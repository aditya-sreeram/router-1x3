==> flow/design.v <==
module router_reg(clk,resetn,packet_valid,datain,fifo_full,detect_add,ld_state,laf_state,full_state,lfd_state,rst_int_reg,err,parity_done,low_packet_valid,dout);
    input clk,resetn,packet_valid;
	input [7:0] datain;
	input fifo_full,detect_add,ld_state,laf_state,full_state,lfd_state,rst_int_reg;
	output reg err,parity_done,low_packet_valid;
	output reg [7:0] dout;
	reg[7:0] header;
	reg[7:0] fifo_full_reg;
	reg[7:0]int_parity;
	reg packet_parity;
	always@(posedge clk)
		begin
		  if(!resetn) {int_parity,packet_parity,header,fifo_full_reg,dout,err,parity_done,low_packet_valid}=0;
		  else
		      begin
                  parity_done= (!detect_add &&
                               (((ld_state && !(fifo_full || packet_valid))||
                               (laf_state && low_packet_valid && !parity_done))))
                               ? 1:0;
                  low_packet_valid=(!rst_int_reg && ld_state && !packet_valid)? 1:0;
                  if(packet_valid)
                     begin
                         if(detect_add) header=datain;  
                         if(lfd_state) 
                             begin
                                dout=header;  
                                int_parity=int_parity ^ header;
                             end
                         if(ld_state && !fifo_full) 
                             begin
                                dout=datain;  
                                int_parity= int_parity ^ datain;
                             end
                         if(ld_state && fifo_full) fifo_full_reg=datain;  
                     end
                  if(laf_state) 
                     begin
                         dout=fifo_full_reg; 
                         int_parity = int_parity ^ fifo_full_reg;
                     end
                  if(!packet_valid && !packet_parity)
                     begin
                         if(!fifo_full && ld_state) 
                            begin
                                err=(int_parity == datain)? 1:0;
                                packet_parity=1'b1;
                            end
                         else if(!low_packet_valid) 
                            begin
                                err=(fifo_full_reg == int_parity)? 1:0;
                                packet_parity=1'b1;
                            end
                     end
              end
        end
endmodule
# == From RTL to reports: router_reg ==
# Tool output for the design above, in the order of the flow.
# Line numbers count from 1 in the design file above.
# Library cell names are shortened.
# The mark - stands for no value.
# design
top_module,router_reg
clock,clk
cell_library,sky130hd
lib_corner,tt_025C_1v80

# == Elaborated design ==
# Source: Yosys, flattened and elaborated, memories not mapped. Widths are those after wreduce. Registers that Yosys merges into a memory's read port (data or address) are not register bits. Print and check cells do not count. Equal cells are merged and count once.
# op_classes
muxes,26
logic,3
reduce_logical,22
equal,3
# op_table
op,count
2-to-1 mux 8 bit,18
bitwise XOR 8 bit,3
== test 8 bit,2
logical AND 1 bit,9
2-to-1 mux 1 bit,8
logical NOT 1 bit,7
AND reduction 2 bit,2
nonzero test 3 bit,1
logical OR 1 bit,2
!= test 2 x 1 -> 1 bit (second input constant),1
nonzero test 2 bit,1
# bits
output_inout_bits,11
input_bits,18
reg_bits,36

# == Logic depth ==
# Longest topological path by Yosys (ltp), each cell counted once; first at word level (registers and memories cut), then after technology mapping (sequential cells cut; the memories' decode and read muxes count).
# logic_depth
depth_word,18
ABC_AREA,0
mapped_depth,9
depth_no_buf,7

# == Netlist ==
# Yosys stat after the flow's synthesis: flattened, memories mapped to cells. It holds for the ABC_AREA given above (unset counts as 0); a run with the other value may have another netlist.
# mapped
yosys_area_um2,2255.9
seq_area_um2,720.7
mapped_cells,255
ffs,36
# types
cell,count,type_area_um2
dfxtp_1,36,720.691
mux2i_1,30,300.288
nand2_1,28,105.101
xnor2_1,11,96.342
o21ai_0,18,90.086
nor2b_1,14,87.584
nand3_1,14,70.067
xnor3_1,3,67.565
a21boi_0,8,60.058
o21a_1,7,52.55
xor2_1,6,52.55
and2_1,6,37.536
clkbuf_1,9,33.782
a211o_1,3,26.275
a21oi_1,5,25.024
a211oi_1,3,22.522
buf_6,2,22.522
mux2i_4,1,22.522
# Other cell types: 31; their cells: 51.

# == Path before layout ==
# OpenSTA on the mapped netlist: ideal clock, no wires. The path of least setup slack (recovery checks aside). Input and output delay are each 20% of the period. Register names are those of the netlist, which keeps one name where synthesis merged equal registers.
# synth_timing
path_type,input-to-reg
start,input port packet_valid
end,register err
required_time_ns,2.390
delay_ns,1.600
t_first_pin_ns,0.490
setup_slack_ns,0.359
tclk_ns,2.45
path_buffers,1
t_arrival_ns,2.030
driving_pins,8
period_less_setup_slack_ns,2.091
# "delay_ns" is the arrival time less input delay plus setup time.
# "driving_pins": output pins that drive a net of the path, with the launching flip-flop's if there is one; two outputs of one cell count as two.
# "period_less_setup_slack_ns" = period - worst setup slack (recovery checks aside). The figure is calculated, with input and output delays left at 20% of the set period.
# The rows between start and end are the longest chain of elaborated cells between them; the timing report does not say that the signal goes this way. Where chains are equally long, one stands for them.
# Each line given opens the expression or statement behind the cell; cells for indexed reads and writes are added by Yosys, which also makes memories of some case tables.
# synth_between
path_cell_list,buf_2 > nor2b_1 > o311a_1 > a311oi_2 > xnor2_1 > or3b_1 > nor4_1 > a32o_1
elab_chain_len,17
cone_cells,27
cone_classes,3 x eq/ne; 17 x mux; 3 x logic; 4 x reduce/logical
# synth_lines
item,line,text
from (decl),2,"input clk,resetn,packet_valid;"
2-to-1 mux 8 bit,21,if(packet_valid)
2-to-1 mux 8 bit,13,"if(!resetn) {int_parity,packet_parity,header,fifo_full_reg,dout,err,parity_done,low_packet_valid}=0;"
bitwise XOR 8 bit,27,int_parity=int_parity ^ header;
2-to-1 mux 8 bit,24,if(lfd_state)
2-to-1 mux 8 bit,21,
2-to-1 mux 8 bit,13,
bitwise XOR 8 bit,32,int_parity= int_parity ^ datain;
[... 3 more ...],-,
bitwise XOR 8 bit,39,int_parity = int_parity ^ fifo_full_reg;
2-to-1 mux 8 bit,36,if(laf_state)
2-to-1 mux 8 bit,13,
== test 8 bit,50,err=(fifo_full_reg == int_parity)? 1:0;
2-to-1 mux 1 bit,50,
2-to-1 mux 1 bit,48,else if(!low_packet_valid)
2-to-1 mux 1 bit,43,if(!fifo_full && ld_state)
to (assign),45,err=(int_parity == datain)? 1:0;
to (assign),50,
to (decl),5,"output reg err,parity_done,low_packet_valid;"

# == Timing after layout ==
# Path of least setup slack in the final report of stored run 1 (OpenROAD, finished layout, wires in). Where an end is a register, its clock arrival counts in the times.
# layout_timing
path_type,input-to-reg
start,input port ld_state
end,register err
t_arrival_ns,3.24
t_first_pin_ns,0.72
setup_slack_ns,0.61
driving_pins,8
tclk_ns,3.62
required_time_ns,3.85
path_buffers,1
# The rows between start and end are the longest chain of elaborated cells between them; the timing report does not say that the signal goes this way. Where chains are equally long, one stands for them.
# layout_between
path_cell_list,clkdlybuf4s50_1 > nor2b_4 > nand3_1 > a21oi_2 > xnor3_1 > xor2_1 > nor4_1 > a32o_1
elab_chain_len,11
cone_cells,22
cone_classes,3 x eq/ne; 13 x mux; 1 x logic; 5 x reduce/logical
# layout_lines
item,line,text
from (decl),4,"input fifo_full,detect_add,ld_state,laf_state,full_state,lfd_state,rst_int_reg;"
logical AND 1 bit,29,if(ld_state && !fifo_full)
2-to-1 mux 8 bit,29,
2-to-1 mux 8 bit,21,if(packet_valid)
2-to-1 mux 8 bit,13,"if(!resetn) {int_parity,packet_parity,header,fifo_full_reg,dout,err,parity_done,low_packet_valid}=0;"
bitwise XOR 8 bit,39,int_parity = int_parity ^ fifo_full_reg;
2-to-1 mux 8 bit,36,if(laf_state)
2-to-1 mux 8 bit,13,
== test 8 bit,50,err=(fifo_full_reg == int_parity)? 1:0;
2-to-1 mux 1 bit,50,
2-to-1 mux 1 bit,48,else if(!low_packet_valid)
2-to-1 mux 1 bit,43,if(!fifo_full && ld_state)
to (assign),45,err=(int_parity == datain)? 1:0;
to (assign),50,
to (decl),5,"output reg err,parity_done,low_packet_valid;"

Wiki page: router_reg / flow data

Stored flow runs of router_reg (2 of them; Yosys, OpenROAD, sky130hd). They differ in their settings and are not a sequence. Constraints: input delay and output delay 20% of the set period each, output load 0.01 pF.

Stored run 1, flow files:
==> flow/run.sh <==
#!/bin/bash
# the make line also repeats the synthesis and layout settings of config.mk as NAME=value (left out here)
make -C /OpenROAD-flow-scripts/flow DESIGN_CONFIG=/design/flow/config.mk WORK_HOME=/design/flow/orfs CLKGATE_MAP_FILE= finish
==> flow/config.mk <==
export PLATFORM = sky130hd
export DESIGN_NAME = router_reg
export DESIGN_NICKNAME = router_reg
export VERILOG_FILES = /design/flow/design.v
export SDC_FILE = /design/flow/constraint.sdc
export NUM_CORES = 4
export LEC_CHECK = 0
export CAP_MARGIN = 20
export CELL_PAD_IN_SITES_DETAIL_PLACEMENT = 1
export CORE_ASPECT_RATIO = 1.91
export CORE_MARGIN = 2
export CORE_UTILIZATION = 45
export CTS_CLUSTER_DIAMETER = 344
export CTS_CLUSTER_SIZE = 72
export GPL_ROUTABILITY_DRIVEN = 1
export MAX_ROUTING_LAYER = met4
export PLACE_DENSITY_LB_ADDON = 0.28
export SLEW_MARGIN = 20
==> flow/constraint.sdc <==
create_clock -name core_clock -period 3.62 [get_ports {clk}]
set_input_delay 0.7240 -clock core_clock [delete_from_list [all_inputs] [get_ports {clk}]]
set_output_delay 0.7240 -clock core_clock [all_outputs]
set_load 0.01 [all_outputs]

==> results of stored run 1, as CSV <==
result,value
final_hold_ws_ns,0.457
yosys_chip_area_um2,2255.9
final_cell_area_um2,2656.3
die_area_um2,5625.2
timing.setup.ws_ns,0.608
total_negative_slack_ns,0.000

Stored run 2, flow files:
==> flow/run.sh <==
#!/bin/bash
# the make line also repeats the synthesis and layout settings of config.mk as NAME=value (left out here)
make -C /OpenROAD-flow-scripts/flow DESIGN_CONFIG=/design/flow/config.mk WORK_HOME=/design/flow/orfs CLKGATE_MAP_FILE= finish
==> flow/config.mk <==
export PLATFORM = sky130hd
export DESIGN_NAME = router_reg
export DESIGN_NICKNAME = router_reg
export VERILOG_FILES = /design/flow/design.v
export SDC_FILE = /design/flow/constraint.sdc
export NUM_CORES = 4
export LEC_CHECK = 0
export ABC_AREA = 0
export CAP_MARGIN = 10
export CELL_PAD_IN_SITES_DETAIL_PLACEMENT = 2
export CORE_MARGIN = 2
export CORE_UTILIZATION = 53
export HOLD_SLACK_MARGIN = 0.23
export MIN_ROUTING_LAYER = met2
export PLACE_DENSITY_LB_ADDON = 0.11
export SLEW_MARGIN = 20
==> flow/constraint.sdc <==
create_clock -name core_clock -period 1.42 [get_ports {clk}]
set_input_delay 0.2840 -clock core_clock [delete_from_list [all_inputs] [get_ports {clk}]]
set_output_delay 0.2840 -clock core_clock [all_outputs]
set_load 0.01 [all_outputs]

Stored run 2: no results, placement failed with DPL-0033
