==> flow/design.v <==
module combine_fsm_reg(clk,resetn,packet_valid,datain,parity_done,low_packet_valid,err,dout,fifo_full,busy,soft_reset,read_enb,
                       fifo_empty,full,detect_add,ld_state,laf_state,full_state,write_enb_reg,rst_int_reg,lfd_state,vld_out,write_enb,dataout,
                       current_state);
    input clk,resetn,packet_valid; 
    input [7:0]datain;
    input [2:0]read_enb; 
    output busy;
    output fifo_full;
    output [2:0]soft_reset; 
    output [2:0]fifo_empty; 
    output [2:0]full;  
    output [2:0]vld_out;
    output [2:0]write_enb;
    output [7:0]dataout;
    output parity_done,low_packet_valid,err; 
    output [7:0]dout;
    output detect_add,ld_state,laf_state,full_state,write_enb_reg,rst_int_reg,lfd_state;  
    output [2:0]current_state;
    wire detect_add_wire,ld_state_wire,laf_state_wire,full_state_wire,rst_int_reg_wire,lfd_state_wire,write_enb_reg_wire; 
    wire parity_done_wire,low_packet_valid_wire; 
    wire[2:0] fifo_empty_wire,soft_reset_wire,full_wire;
    wire[2:0] write_enb_wire;
    wire[7:0]dout_wire;
    wire fifo_full_wire;
    fsm DUT1(clk,resetn,packet_valid,datain[1:0],
             fifo_full_wire,fifo_empty_wire[0],fifo_empty_wire[1],fifo_empty_wire[2],
             soft_reset_wire[0],soft_reset_wire[1],soft_reset_wire[2],parity_done_wire, 
             low_packet_valid_wire, write_enb_reg,detect_add,ld_state,laf_state,lfd_state,full_state,
             rst_int_reg,busy,current_state);
    register DUT2(clk,resetn,packet_valid,datain,fifo_full_wire,detect_add_wire,ld_state_wire,laf_state_wire,full_state_wire,
                  lfd_state_wire,rst_int_reg_wire,err,parity_done,low_packet_valid,dout);
    router_sync DUT3(clk,resetn,detect_add_wire,write_enb_reg_wire,read_enb[0],read_enb[1],read_enb[2],
                      fifo_empty_wire[0],fifo_empty_wire[1],fifo_empty_wire[2],full_wire[0],full_wire[1],full_wire[2],datain[1:0],
				      vld_out[0],vld_out[1],vld_out[2],write_enb,fifo_full, soft_reset_wire[0],soft_reset_wire[1],soft_reset_wire[2]);
	router_fifo DUT4(clk,resetn,soft_reset_wire[0],write_enb_wire[0],read_enb[0],lfd_state_wire,dout_wire,full[0],fifo_empty[0],dataout);
    assign detect_add_wire=detect_add;
    assign ld_state_wire=ld_state;
    assign laf_state_wire=laf_state;
    assign full_state_wire=full_state;
    assign rst_int_reg_wire=rst_int_reg;
    assign lfd_state_wire=lfd_state;
    assign parity_done_wire=parity_done;
    assign low_packet_valid_wire=low_packet_valid;
    assign fifo_empty_wire[0]=fifo_empty[0];
    assign fifo_empty_wire[1]=fifo_empty[1];
    assign fifo_empty_wire[2]=fifo_empty[2];
    assign soft_reset_wire[0]=soft_reset[0];
    assign soft_reset_wire[1]=soft_reset[1];
    assign soft_reset_wire[2]=soft_reset[2];
    assign write_enb_reg_wire=write_enb_reg;
    assign write_enb_wire[0]=write_enb;
    assign write_enb_wire[1]=write_enb;
    assign write_enb_wire[2]=write_enb;
    assign dout_wire=dout;
    assign full_wire=full;
    assign fifo_full_wire=fifo_full;
endmodule
module fsm(clk,resetn,packet_valid,datain,
           fifo_full,fifo_empty_0,fifo_empty_1,fifo_empty_2,
           soft_reset_0,soft_reset_1,soft_reset_2,parity_done, 
           low_packet_valid, write_enb_reg,detect_add,ld_state,laf_state,lfd_state,full_state,rst_int_reg,busy,current_state);
	input clk,resetn,packet_valid;
	input [1:0] datain;
	input fifo_full,fifo_empty_0,fifo_empty_1,fifo_empty_2,soft_reset_0,soft_reset_1,soft_reset_2,parity_done, low_packet_valid;
	output write_enb_reg,detect_add,ld_state,laf_state,lfd_state,full_state,rst_int_reg,busy;
	output reg [2:0]current_state;
    parameter DECODE_ADDRESS=3'b000,
	WAIT_TILL_EMPTY=3'b001,
	LOAD_FIRST_DATA=3'b010,
	LOAD_DATA=3'b011,
	LOAD_PARITY=3'b100,
	FIFO_FULL_STATE=3'b101,
	LOAD_AFTER_FULL=3'b110,
	CHECK_PARITY_ERROR=3'b111;
	reg[2:0] state,next_state;
	always@(posedge clk)
		begin
			if(!resetn) state<=DECODE_ADDRESS;
			else state<=next_state;
			current_state<=state;
	   end
	always@(*)
       begin
           case(state)
                    DECODE_ADDRESS:begin
                       if((packet_valid && (datain[1:0]==0) && fifo_empty_0)||
                          (packet_valid && (datain[1:0]==1) && fifo_empty_1)||
                          (packet_valid && (datain[1:0]==2) && fifo_empty_2))
                           next_state<=LOAD_FIRST_DATA;
                       else if
                         ((packet_valid && (datain[1:0]==0) && !fifo_empty_0)||
                          (packet_valid && (datain[1:0]==1) && !fifo_empty_1)||
                          (packet_valid && (datain[1:0]==2) && !fifo_empty_2))
                           next_state<=WAIT_TILL_EMPTY;
                       else next_state<=DECODE_ADDRESS;
                    end
	                WAIT_TILL_EMPTY:begin
		              if((fifo_empty_0 && (datain==2'b0))||(fifo_empty_1 && (datain==2'b01))||(fifo_empty_2 && (datain==2'b11)))
				          next_state<=LOAD_FIRST_DATA;
				      else next_state<=WAIT_TILL_EMPTY;
				    end
				    LOAD_FIRST_DATA: next_state<=LOAD_DATA;
				    LOAD_DATA:begin
				      if(!fifo_full && !packet_valid) next_state<=LOAD_PARITY;
				      else if(fifo_full) next_state<=FIFO_FULL_STATE;
				      else next_state<=LOAD_DATA;
				    end
				    LOAD_PARITY:next_state<=CHECK_PARITY_ERROR;
				    FIFO_FULL_STATE:begin
				      if(!fifo_full) next_state<=LOAD_AFTER_FULL;
				      else next_state<=FIFO_FULL_STATE;
				    end
				    LOAD_AFTER_FULL:begin
				      if(!parity_done && low_packet_valid) next_state<=LOAD_PARITY;
				      else if(!parity_done && !low_packet_valid) next_state<=LOAD_DATA;
				      else if(parity_done) next_state<=DECODE_ADDRESS;
				      else next_state<=LOAD_AFTER_FULL;
				    end
				    CHECK_PARITY_ERROR:begin
				      if(!fifo_full) next_state<=DECODE_ADDRESS;
				      else next_state<=FIFO_FULL_STATE;
				    end
				    default: next_state<=DECODE_ADDRESS;
        endcase
    end
    assign busy=((state==LOAD_FIRST_DATA)||(state==LOAD_PARITY)||
                 (state==FIFO_FULL_STATE)||(state==LOAD_AFTER_FULL)||
                 (state==WAIT_TILL_EMPTY)||(state==CHECK_PARITY_ERROR))?1:0;
    assign detect_add=((state==DECODE_ADDRESS))?1:0;
    assign lfd_state=((state==LOAD_FIRST_DATA))?1:0;
    assign ld_state=((state==LOAD_DATA))?1:0;
    assign write_enb_reg=((state==LOAD_DATA)||(state==LOAD_AFTER_FULL)||(state==LOAD_PARITY))?1:0;
    assign full_state=((state==FIFO_FULL_STATE))?1:0;
    assign laf_state=((state==LOAD_AFTER_FULL))?1:0;
    assign rst_int_reg=((state==CHECK_PARITY_ERROR))?1:0;
endmodule
module register(clk,resetn,packet_valid,datain,fifo_full,detect_add,ld_state,laf_state,full_state,lfd_state,rst_int_reg,err,parity_done,low_packet_valid,dout);
    input clk,resetn,packet_valid;
	input [7:0] datain;
	input fifo_full,detect_add,ld_state,laf_state,full_state,lfd_state,rst_int_reg;
	output reg err,parity_done,low_packet_valid;
	output reg [7:0] dout;
	reg[7:0] hold_header_byte;
	reg[7:0] fifo_full_state_byte;
	reg[7:0]internal_parity;
	reg[7:0] packet_parity_byte;
    always@(posedge clk)
        begin
            if(!resetn) parity_done=1'b0;
            else  
                begin
                    if(ld_state && !(fifo_full || packet_valid)) parity_done<=1'b1;
                    else if(laf_state && low_packet_valid && !parity_done) parity_done<=1'b1;
                    else if(detect_add) parity_done<=1'b0;
                end
        end
    always@(posedge clk)
        begin
            if(!resetn) low_packet_valid<=1'b0;
            else  
                begin
                    if(rst_int_reg) low_packet_valid<=1'b0;
                    if(ld_state && !packet_valid) low_packet_valid<=1'b1;
                end
        end
    always@(posedge clk)
        begin
            if(!resetn)
                dout<=8'b0;
            else
            begin
                if(detect_add && packet_valid)
                    hold_header_byte<=datain;
                else if(lfd_state)
                    dout<=hold_header_byte;
                else if(ld_state && !fifo_full)
                    dout<=datain;
                else if(ld_state && fifo_full)
                    fifo_full_state_byte<=datain;
                else 
                    begin
                        if(laf_state)
                            dout<=fifo_full_state_byte;
                    end
            end
        end
    always@(posedge clk)
        begin
            if(!resetn)
                internal_parity<=8'b0;
            else if(lfd_state)
                internal_parity<=internal_parity ^ hold_header_byte;
            else if(ld_state && packet_valid && !full_state)
                internal_parity<=internal_parity ^ datain;
            else 
                begin	
                    if (detect_add)
                        internal_parity<=8'b0;
                end
        end
    always@(posedge clk)
        begin
            if(!resetn)
                packet_parity_byte<=8'b0;
            else 
                begin
                    if(!packet_valid && ld_state)
                        packet_parity_byte<=datain;
                end
        end
    always@(posedge clk)
        begin
            if(!resetn)
                err<=1'b0;
            else 
                begin
                    if(parity_done)
                    begin
                        if(internal_parity!=packet_parity_byte)
                            err<=1'b1;
                        else
                            err<=1'b0;
                    end
                end
        end
endmodule
module router_fifo(clk,resetn,soft_reset,write_enb,read_enb,lfd_state,datain,full,empty,dataout);
    input clk,resetn,soft_reset,write_enb,read_enb,lfd_state;
    input [7:0]datain;
    output full,empty;
    output reg [7:0]dataout;
    integer i,j,
            ptr_count, 
            pkt_counter; 
    reg[8:0]mem[15:0];
    reg [7:0] temp;
    reg temp_flag;
    always@(*)
        begin
            temp<=datain;
            if(lfd_state) temp_flag=1'b1;
        end
    always@(posedge clk)
        begin
            if(!resetn || soft_reset) 
                begin
                    {dataout,ptr_count}=0; 
                    for(i=0;i<16;i=i+1) mem[i]<=0; 
                    {i,j}<=0;
                    pkt_counter<=-1; 
                end
            else
                begin
                    if(write_enb && !full) 
                        begin
                            mem[i][8:1]<=temp;
                            mem[i][0]=(temp_flag)? 1:0; 
                            temp_flag=1'b0;
                            i=(i+1)%16;
                            ptr_count=ptr_count+1; 
                        end
                    if(read_enb && !empty) 
                        begin
                            if(!pkt_counter) dataout=8'bz; 
                            else if(mem[j][0] && (pkt_counter==-1)) 
                                begin
                                    pkt_counter=(mem[j][8:3])+1; 
                                    dataout=mem[j][8:1];
                                    j=(j+1)%16;
                                    ptr_count=ptr_count-1; 
                                end
                            else if(pkt_counter>0)
                                begin
                                    dataout=mem[j][8:1];
                                    j=(j+1)%16;
                                    ptr_count=ptr_count-1; 
                                    pkt_counter=pkt_counter -1; 
                                end
                            else dataout=8'hff; 
                        end
                end
        end
        assign full=(ptr_count && (i==j))? 1:0;
        assign empty=(!ptr_count && (i==j))?1:0;
endmodule
module router_sync(clk,resetn,detect_add,write_enb_reg,read_enb_0,read_enb_1,read_enb_2,empty_0,empty_1,empty_2,full_0,full_1,full_2,datain,
				   vld_out_0,vld_out_1,vld_out_2,write_enb,fifo_full, soft_reset_0,soft_reset_1,soft_reset_2);
		input clk,resetn,detect_add,write_enb_reg,read_enb_0,read_enb_1,read_enb_2,empty_0,empty_1,empty_2,full_0,full_1,full_2;
		input [1:0]datain;
		output wire vld_out_0,vld_out_1,vld_out_2;
		output reg [2:0]write_enb;
		output reg fifo_full, soft_reset_0,soft_reset_1,soft_reset_2;
		integer counter_0,counter_1,counter_2; 
		reg [2:0] temp;
		always@(posedge clk)
		  begin
		      if(!resetn)
		          begin
		              counter_0<=30; 
		              counter_1<=30;
		              counter_2<=30;
		              {write_enb,fifo_full,soft_reset_0,soft_reset_1,soft_reset_2}=0;
		          end
		      else if(detect_add)
		          begin
		              temp<=datain;
		              case(datain)
		                  2'b00: fifo_full<=full_0; 
		                  2'b01: fifo_full<=full_1;
		                  2'b10: fifo_full<=full_2;
		                  default: fifo_full<=1'bz;
		              endcase
		          end
		  end
		  always@(posedge clk)
		  begin
		  if(resetn)
		      begin
		          if(vld_out_0) 
		              begin
                          if(!counter_0 && !read_enb_0 )  
                              begin
                                  soft_reset_0<=1;
                                  counter_0<=30;
                              end
                          else if(!read_enb_0) counter_0<=counter_0-1; 
		              end
		          else counter_0<=30;
		      end
		  end
		  always@(posedge clk)
		  begin
		  if(resetn)
		      begin
		          if(vld_out_1)
		              begin
                          if(!counter_1 && !read_enb_1 ) 
                              begin
                                  soft_reset_1<=1;
                                  counter_1<=30;
                              end
                          else if(!read_enb_1) counter_1<=counter_1-1;
		              end
		          else counter_1<=30;
		      end
		  end
		  always@(posedge clk)
		  begin
		  if(resetn)
		      begin
		          if(vld_out_2)
		              begin
                          if(!counter_2 && !read_enb_2 ) 
                              begin
                                  soft_reset_2<=1;
                                  counter_2<=30;
                              end
                          else if(!read_enb_2) counter_2=counter_2-1;
		              end
		          else counter_2<=30;
		      end
		  end
		  always@(posedge clk)
		      begin
		          if(write_enb_reg)
		              begin
		              case(temp)
		                  2'b00: write_enb<=write_enb_reg ? 3'b001:3'b0 ; 
		                  2'b01: write_enb<=write_enb_reg ? 3'b010: 3'b0;
		                  2'b10: write_enb<=write_enb_reg ? 3'b100: 3'b0;
		                  default:write_enb<=1'bz;
		              endcase
		              end
		      end
		  assign vld_out_0=~empty_0;
		  assign vld_out_1=~empty_1;
		  assign vld_out_2=~empty_2;
endmodule
# From RTL to reports: combine_fsm_reg
# The steps from the RTL of combine_fsm_reg to its reports follow in flow order.
# Lines are those of the file above, counted from 1.
# Cell names lack the library's common part.
setup:
  design: "combine_fsm_reg"
  clock: "clk"
  cell_library: "sky130hd"
  corner: "tt_025C_1v80"

# After elaboration
# Yosys after proc, flatten, opt, wreduce and memory -nomap, before mapping. Print and check cells are not counted. Equal cells are merged and count once.
bits:
  register_bits: 50
  latchBits: 0
  mem_bits_rw: 0
  rom_bits: 0
  clocked_rd_ports_x_width: 0
  n_memories: 0
  inputBits: 14
  elab_cells: 114
classes:
  addsub: 0
  mul: 0
  div_mod_pow: 0
  n_cmp: 0
  eq_ne: 12
  shift: 0
  mux: 33
  bitwise: 7
  reduce_logical: 51
ops:
  columns: ["cell", "n"]
  rows:
  - ["8-bit two-way mux", 7]
  - ["3-bit parallel mux with 8-bit select", 1]
  - ["1-bit logical AND", 21]
  - ["3-bit two-way mux", 7]
  - ["8-bit XOR", 2]
  - ["1-bit two-way mux", 15]
  - ["1-bit logical OR", 13]
  - ["3-bit == test with constant B", 4]
  - ["3-bit nonzero test", 3]
  - ["1-bit logical NOT", 8]
  - ["8-bit inequality test", 1]
  - ["3-bit by 2-bit == test with 1-bit output with constant B", 2]
  - ["1-bit inverter", 5]
  - ["5-bit AND reduction", 1]
  - ["2-bit == test with constant B", 2]
  - ["2-bit two-way mux", 2]
  - ["3-bit by 1-bit == test with 1-bit output with constant B", 1]
  - ["3-bit by 2-bit inequality test with 1-bit output with constant B", 1]
  - ["3-bit logical NOT", 1]
  - ["3-bit AND reduction", 1]
  - ["1-bit parallel mux with 3-bit select", 1]
  - ["2-bit by 1-bit == test with 1-bit output with constant B", 1]
  - ["2-bit logical NOT", 1]
  - ["2-bit AND reduction", 1]
  - ["2-bit nonzero test", 1]

# Depth
# Longest topological path by Yosys (ltp), each cell counted once; first at word level (registers and memories cut), then after technology mapping (sequential cells cut; the memories' decode and read muxes count).
logic_depth:
  word_depth: 7
  ABC_AREA: 0
  ltp_mapped: 6
  depth_no_buf: 3

# After synthesis
# The flow's flattened synthesis, as Yosys stat reports it; memories are mapped. The netlist is that of the ABC_AREA named above (0 if unset); the other value can give another one.
synth_totals:
  stdcells: 249
  mapped_area_um2: 2170.8
  sequential_area_um2: 900.9
  flip_flops: 41
  n_buf: 43
types:
  columns: ["type", "n", "type_area_um2"]
  rows:
  - ["dfxtp_1", 33, 660.634]
  - ["edfxtp_1", 8, 240.23]
  - ["buf_4", 25, 187.68]
  - ["nand2_1", 35, 131.376]
  - ["o221a_2", 9, 101.347]
  - ["a21oi_1", 20, 100.096]
  - ["a2bb2oi_1", 8, 70.067]
  - ["a311oi_1", 8, 70.067]
  - ["o21ai_0", 13, 65.062]
  - ["xor2_1", 7, 61.309]
  - ["nand2b_1", 9, 56.304]
  - ["nor2b_1", 8, 50.048]
  - ["nand3_1", 9, 45.043]
  - ["nor2_1", 10, 37.536]
  - ["clkbuf_1", 9, 33.782]
  - ["buf_2", 6, 30.029]
  - ["and3_1", 4, 25.024]
  - ["buf_6", 2, 22.522]
# Other cell types: 18; their cells: 26.
# The figures by module come from a second, unflattened synthesis with its own total; it is not the netlist above.
hier_totals:
  hier_cells: 1694
  hier_area_um2: 15023.2
# Rows give one instance, submodules left out.
modules:
  columns: ["mod", "instances", "cells", "area_um2"]
  rows:
  - ["router_fifo", 1, 1416, 12378.1]
  - ["register", 1, 196, 2049.5]
  - ["fsm", 1, 56, 412.9]
  - ["router_sync", 1, 21, 148.9]
  - ["combine_fsm_reg", 1, 5, 33.8]

# Worst setup path after synthesis
# Path of least setup slack by OpenSTA after synthesis, without wires, with an ideal clock, recovery checks aside; 20% of the period is set as input and as output delay. Where synthesis merged equal registers, the netlist keeps one of their names.
synth_path:
  path_type: "reg2reg"
  start: "register DUT1.state[0]"
  end: "register DUT2.hold_header_byte[0]"
  period_ns: 2.61
  setup_time_ns: 0.332
  arrival_ns: 1.430
  required_ns: 2.278
  path_slack_ns: 0.849
  path_delay_ns: 1.762
  driving_pins: 6
  n_path_buf: 3
  period_less_setup_slack_ns: 1.761
# "path_delay_ns" is the arrival time less input delay plus setup time.
# "driving_pins": output pins that drive a net of the path, with the launching flip-flop's if there is one; two outputs of one cell count as two.
# "period_less_setup_slack_ns" = period - worst setup slack (recovery checks aside). The figure is calculated, with input and output delays left at 20% of the set period.
# Between the ends stands the longest chain of elaborated cells between them, by number of cells; it is not shown to be the way that was timed. Of several equally long chains one is given.
# Each line given opens the expression or statement behind the cell; cells for indexed reads and writes are added by Yosys, which also makes memories of some case tables.
synth_between:
  cell_sequence: "dfxtp_1 > buf_6 > buf_6 > clkbuf_1 > nor3_1 > and3_1"
  elab_chain_len: 4
synth_lines:
  columns: ["item", "line", "source"]
  rows:
  - ["start, declared", 75, "reg[2:0] state,next_state;"]
  - ["start, assigned", 78, "if(!resetn) state<=DECODE_ADDRESS;"]
  - ["start, assigned", 79, "else state<=next_state;"]
  - ["3-bit logical NOT", 129, "assign detect_add=((state==DECODE_ADDRESS))?1:0;"]
  - ["1-bit two-way mux", 129, null]
  - ["1-bit logical AND", 172, "if(detect_add && packet_valid)"]
  - ["2-bit AND reduction", null, null]
  - ["end, assigned", 173, "hold_header_byte<=datain;"]
  - ["end, declared", 143, "reg[7:0] hold_header_byte;"]
# Some nets on the timed path still bear RTL names; the line given drives or declares the net.
synth_nets:
  columns: ["net", "line"]
  rows:
  - ["detect_add", 129]

# Path in the finished layout
# Path of least setup slack in the final report of run 2 (OpenROAD, finished layout, wires in). Where an end is a register, its clock arrival counts in the times.
layout_path:
  path_type: "reg2out"
  start: "register DUT1.state[2]"
  end: "output port busy"
  period_ns: 2.33
  output_delay_ns: 0.47
  arrival_ns: 1.84
  required_ns: 1.86
  path_slack_ns: 0.02
  driving_pins: 6
  n_path_buf: 3
# Between the ends stands the longest chain of elaborated cells between them, by number of cells; it is not shown to be the way that was timed. Of several equally long chains one is given.
layout_between:
  cell_sequence: "dfxtp_4 > buf_6 > inv_1 > buf_2 > nand2_1 > clkdlybuf4s50_1"
  elab_chain_len: 7
layout_lines:
  columns: ["item", "line", "source"]
  rows:
  - ["start, declared", 75, "reg[2:0] state,next_state;"]
  - ["start, assigned", 78, "if(!resetn) state<=DECODE_ADDRESS;"]
  - ["start, assigned", 79, "else state<=next_state;"]
  - ["3-bit by 2-bit == test with 1-bit output", 126, "assign busy=((state==LOAD_FIRST_DATA)||(state==LOAD_PARITY)||"]
  - ["1-bit logical OR x5", 126, null]
  - ["1-bit two-way mux", 126, null]
  - ["end, declared", 7, "output busy;"]

# Record of 2 stored runs of the RTL-to-layout flow on combine_fsm_reg, platform sky130hd. The runs are unordered. Constraints: input delay and output delay 20% of the set period each, output load 0.01 pF.
# "achieved_period_ns": clock period set for the run, less the worst setup slack. It is reckoned from that one timing run; input and output delays stay at 20% of the period that was set.
# By "worst_path_allowed_less_slack_ns" is meant the share of the clock period that the worst setup path is allowed (20% is reserved at inputs, 20% at outputs), minus its slack. Clock arrival times at its registers enter into it.
# "fin_power_uw" is the tool's figure for a default switching activity; nothing was simulated.
runs:
  - name: "run 1"
    settings:
      period_ns: 3.15
      CORE_UTILIZATION: 60
      SETUP_SLACK_MARGIN: 0.12
      PLACE_DENSITY: 0.8
      CORE_MARGIN: 8
      CELL_PAD_IN_SITES_GLOBAL_PLACEMENT: 3
      GPL_TIMING_DRIVEN: 0
      CTS_CLUSTER_DIAMETER: 340
      SLEW_MARGIN: 10
      CAP_MARGIN: 20
    outcome: "stopped before the end: placement reported GPL-0301"
  - name: "run 2"
    settings:
      period_ns: 2.33
      CORE_UTILIZATION: 67
      PLACE_DENSITY_LB_ADDON: 0.14
      TNS_END_PERCENT: 60
      GPL_TIMING_DRIVEN: 0
      GPL_ROUTABILITY_DRIVEN: 0
      MAX_ROUTING_LAYER: "met4"
      CAP_MARGIN: 20
      CORE_MARGIN: 2
      SLEW_MARGIN: 20
    results:
      finalUtil_frac: 0.889
      final_setup_tns_ns: 0.000
      fin_power_uw: 1513
      design.die.area_um2: 3711.2
      timing.setup.ws_ns: 0.021
      synth_chip_area_um2: 2170.8
      worst_path_allowed_less_slack_ns: 1.84
      worstPathKind: "reg2out"
      achieved_period_ns: 2.309
      layout_stdcell_area_um2: 2735.1
      final_hold_ws_ns: 0.373
